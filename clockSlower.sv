==> flow/design.v <==
`timescale 1ns / 1ps
module clockSlower( input logic clock, 
                    input logic reset,
                    input logic [1:0] motorSpeed, 
                    output reg new_clock
                    );
    int NUMBER = 230000;
    int count = 0;
    always @(posedge clock)
    if( count == NUMBER )
        begin
            count = 0;
            new_clock = 1'b1;
        end
    else if( motorSpeed == 2'b11 )
        begin
            if( NUMBER > 230000 )
                count = 0;
            NUMBER = 230000;
            count = count + 1;
            new_clock = 1'b0;
        end
    else if( motorSpeed == 2'b10 )
            begin
                if(NUMBER > 450000 )
                    count = 0;
                NUMBER = 450000;
                count = count + 1;
                new_clock = 1'b0;
            end
    else if( motorSpeed == 2'b01 )
                begin
                    if(NUMBER > 700000 )
                        count = 0;
                    NUMBER = 700000;
                    count = count + 1;
                    new_clock = 1'b0;
                end
    else if( motorSpeed == 2'b00 )
                    begin
                        new_clock = 1'b0;
                    end
   else
     begin
        count = count + 1;
        new_clock = 1'b0;
      end
endmodule
From RTL to reports: clockSlower --
What the tools print for clockSlower, step after step. Lines are those of the file above, counted from 1. A cell with n/a has no value.
Set-up: top clockSlower, clock input clock, cell library sky130hd, corner tt_025C_1v80

Elaborated design --
Counts by Yosys on the flattened word-level netlist (proc, flatten, opt, wreduce; memories kept). Register bits leave out memories and registers merged into their read ports (data or address). Print and check cells are left out. Cells with the same type and inputs are merged into one.
Storage and ports: bits in registers 65, bits in latches 0, bits in writable memories 0, memory bits (read-only) 0, clocked read ports x word width 0, memories kept 0, bits of input ports 4, output and inout bits 1
Cells by class: $add $sub $neg 4, $mul 0, divide/modulo/power cells 0, order comparisons 3, eq/ne operators 5, shift operators 0, muxes and demuxes 18, bitwise operators 0, reductions and logical operators 2
Operators by type and width (count):
- 2-to-1 mux 32 bit | 17
- adder 32 x 2 -> 32 bit (second input constant) | 4
- > comparator 32 x 19 -> 1 bit (second input constant) | 1
- > comparator 32 x 20 -> 1 bit (second input constant) | 1
- > comparator 32 x 21 -> 1 bit (second input constant) | 1
- == test 32 bit | 1
- 2-to-1 mux 19 bit | 1
- == test 2 bit (second input constant) | 2
- inequality test 4 bit (second input constant) | 1
- == test 2 x 1 -> 1 bit (second input constant) | 1
- logical NOT 2 bit | 1
- OR reduction 2 bit | 1

Depth --
Longest topological path by Yosys (ltp), each cell counted once; first at word level (registers and memories cut), then after technology mapping (sequential cells cut; the memories' decode and read muxes count).
Depth: word-level depth 10, ABC_AREA 0, depth in mapped cells 13, gate-level depth less buffers 11

Mapped cells and area --
Source: synth_stat.txt of the flow (Yosys; design flattened, memories mapped). It holds for the ABC_AREA given above (unset counts as 0); a run with the other value may have another netlist.
Cell types (count):
- sky130_fd_sc_hd__dfxtp_1 | 33
- sky130_fd_sc_hd__edfxtp_1 | 6
- sky130_fd_sc_hd__a21oi_1 | 26
- sky130_fd_sc_hd__o21ai_0 | 23
- sky130_fd_sc_hd__nand2_1 | 29
- sky130_fd_sc_hd__nor2_1 | 28
- sky130_fd_sc_hd__nand4_1 | 13
- sky130_fd_sc_hd__clkbuf_1 | 18
- sky130_fd_sc_hd__nand3_1 | 13
- sky130_fd_sc_hd__nor3_1 | 12
- sky130_fd_sc_hd__a31oi_1 | 8
- sky130_fd_sc_hd__and3_1 | 8
- sky130_fd_sc_hd__nor4_1 | 7
- sky130_fd_sc_hd__or3_1 | 7
- sky130_fd_sc_hd__a211oi_1 | 5
- sky130_fd_sc_hd__and2_1 | 5
- sky130_fd_sc_hd__a21o_1 | 4
- sky130_fd_sc_hd__o31ai_1 | 4
Other cell types: 30; their cells: 49.
Mapped netlist: cell count 298, mapped area 0.0022872 mm², sequential part of the area 0.0008408 mm², flip-flops 39, buffer cells 19

Path before layout --
Source: OpenSTA report_checks on the synthesized netlist (no wires, ideal clock, input and output delay 20% of the period each), path of least setup slack; recovery checks are left aside. Register names are those of the netlist, which keeps one name where synthesis merged equal registers.
Path after synthesis: path type in2reg, from input motorSpeed[0], to register count[26], clock period 6.28 ns, external input delay 1.256 ns, setup time 0.070 ns, time at the first pin 1.256 ns, data arrival time 4.032 ns, setup slack 2.178 ns, delay of the path 2.846 ns, driving pins on the path 12, synthesis period reached 4.102 ns
"delay of the path" = arrival - input delay + setup time. "driving pins on the path": output pins that drive a net of the path, with the launching flip-flop's if there is one; two outputs of one cell count as two. "synthesis period reached" is the clock period less the worst setup slack; recovery checks do not enter. This is arithmetic on one report: input and output delays are still those of the set period (20% each). The rows between start and end are the longest chain of elaborated cells between them; the timing report does not say that the signal goes this way. Where chains are equally long, one stands for them. Each line given opens the expression or statement behind the cell; cells for indexed reads and writes are added by Yosys, which also makes memories of some case tables. A register here has more assigning lines than the two given.
On the way, after synthesis: path through sky130_fd_sc_hd__a22o_1 sky130_fd_sc_hd__a211oi_1 sky130_fd_sc_hd__or2_2 sky130_fd_sc_hd__clkbuf_1 sky130_fd_sc_hd__and2_1 sky130_fd_sc_hd__ha_1 sky130_fd_sc_hd__and3_1 sky130_fd_sc_hd__o21ai_0 sky130_fd_sc_hd__nor4_2 sky130_fd_sc_hd__nand4_1 sky130_fd_sc_hd__or3_1 sky130_fd_sc_hd__a21oi_1, cells in the longest elaborated chain 9, elaborated cells between the ends (all ways) 21, source lines of those cells 8, those cells by class add/sub: 3; eq/ne: 4; mux: 13; reduce/logical: 1
RTL lines, path after synthesis:
- from (decl) | RTL line 4 | input logic [1:0] motorSpeed,
- == test 2 x 1 -> 1 bit | RTL line 31 | else if( motorSpeed == 2'b01 )
- 2-to-1 mux 32 bit | RTL line 31
- 2-to-1 mux 32 bit | RTL line 23 | else if( motorSpeed == 2'b10 )
- 2-to-1 mux 32 bit | RTL line 15 | else if( motorSpeed == 2'b11 )
- 2-to-1 mux 32 bit | RTL line 10 | if( count == NUMBER )
- adder 32 x 2 -> 32 bit | RTL line 36 | count = count + 1;
- 2-to-1 mux 32 bit | RTL line 31
- 2-to-1 mux 32 bit | RTL line 23
- 2-to-1 mux 32 bit | RTL line 15
- to (assign) | RTL line 20 | count = count + 1;
- to (assign) | RTL line 28 | count = count + 1;
- to (decl) | RTL line 8 | int count = 0;

Worst path after layout --
Path of least setup slack in the final report of run 1 (OpenROAD, finished layout, wires in). Where an end is a register, its clock arrival counts in the times.
Path after layout: path type in2reg, from input motorSpeed[0], to register count[26], clock period 4.55 ns, external input delay 0.91 ns, setup time 0.06 ns, time at the first pin 0.91 ns, data arrival time 3.39 ns, setup slack 1.37 ns, driving pins on the path 12
The rows between start and end are the longest chain of elaborated cells between them; the timing report does not say that the signal goes this way. Where chains are equally long, one stands for them. A register here has more assigning lines than the two given.
On the way, after layout: path through sky130_fd_sc_hd__clkbuf_2 sky130_fd_sc_hd__o21a_1 sky130_fd_sc_hd__a211oi_2 sky130_fd_sc_hd__or2_4 sky130_fd_sc_hd__and2_1 sky130_fd_sc_hd__ha_2 sky130_fd_sc_hd__and3_4 sky130_fd_sc_hd__o21ai_4 sky130_fd_sc_hd__nor4_4 sky130_fd_sc_hd__nand4_1 sky130_fd_sc_hd__or3_1 sky130_fd_sc_hd__a21oi_1, cells in the longest elaborated chain 9, elaborated cells between the ends (all ways) 21, source lines of those cells 8, those cells by class add/sub: 3; eq/ne: 4; mux: 13; reduce/logical: 1
RTL lines, path after layout:
- from (decl) | RTL line 4 | input logic [1:0] motorSpeed,
- == test 2 x 1 -> 1 bit | RTL line 31 | else if( motorSpeed == 2'b01 )
- 2-to-1 mux 32 bit | RTL line 31
- 2-to-1 mux 32 bit | RTL line 23 | else if( motorSpeed == 2'b10 )
- 2-to-1 mux 32 bit | RTL line 15 | else if( motorSpeed == 2'b11 )
- 2-to-1 mux 32 bit | RTL line 10 | if( count == NUMBER )
- adder 32 x 2 -> 32 bit | RTL line 36 | count = count + 1;
- 2-to-1 mux 32 bit | RTL line 31
- 2-to-1 mux 32 bit | RTL line 23
- 2-to-1 mux 32 bit | RTL line 15
- to (assign) | RTL line 20 | count = count + 1;
- to (assign) | RTL line 28 | count = count + 1;
- to (decl) | RTL line 8 | int count = 0;

Appendix: measured runs

Measured data: module clockSlower, platform sky130hd, 2 stored runs of the flow under differing settings, order arbitrary. Input and output delays are each 20% of the period that was set; the output load is 0.01 pF.
"clock period achieved" = clock period - worst setup slack. The figure is calculated, with input and output delays left at 20% of the set period.
"allowed time less slack (worst setup path)" means the part of the period allowed to the worst setup path (the constraints hold back 20% at inputs and 20% at outputs) less its slack; where the path has registers, the arrival times of their clocks count too.
"total design power" rests on the timing tool's default activity at the inputs, not on a simulated workload.

* Run 1 | settings: period_ns 4.55; CORE_UTILIZATION 19; SETUP_SLACK_MARGIN 1.1; CELL_PAD_IN_SITES_GLOBAL_PLACEMENT 1; ABC_AREA 0; GPL_ROUTABILITY_DRIVEN 0; CAP_MARGIN 15; SLEW_MARGIN 0; MIN_ROUTING_LAYER met1; CORE_MARGIN 2 | results: chip area after synthesis (Yosys) 0.0022872 mm²; overall die area 0.0129311 mm²; standard-cell area of the final layout 0.0026988 mm²; post-route utilization 0.228; setup slack of the worst path 1.372 ns; total negative slack on setup checks 0.000 ns; post-route worst hold slack 0.500 ns; total design power 0.0008965 W; clock period achieved 3.178 ns; allowed time less slack (worst setup path) 2.27 ns; critical path kind in2reg
* Run 2 | settings: period_ns 2.34; CAP_MARGIN 20; CORE_MARGIN 2; CORE_UTILIZATION 40; SLEW_MARGIN 20 | results: chip area after synthesis (Yosys) 0.0022872 mm²; overall die area 0.0063386 mm²; standard-cell area of the final layout 0.0032644 mm²; post-route utilization 0.593; setup slack of the worst path -0.212 ns; total negative slack on setup checks -1.681 ns; post-route worst hold slack 0.521 ns; total design power 0.001587 W; clock period achieved 2.552 ns; allowed time less slack (worst setup path) 2.55 ns; critical path kind reg2reg
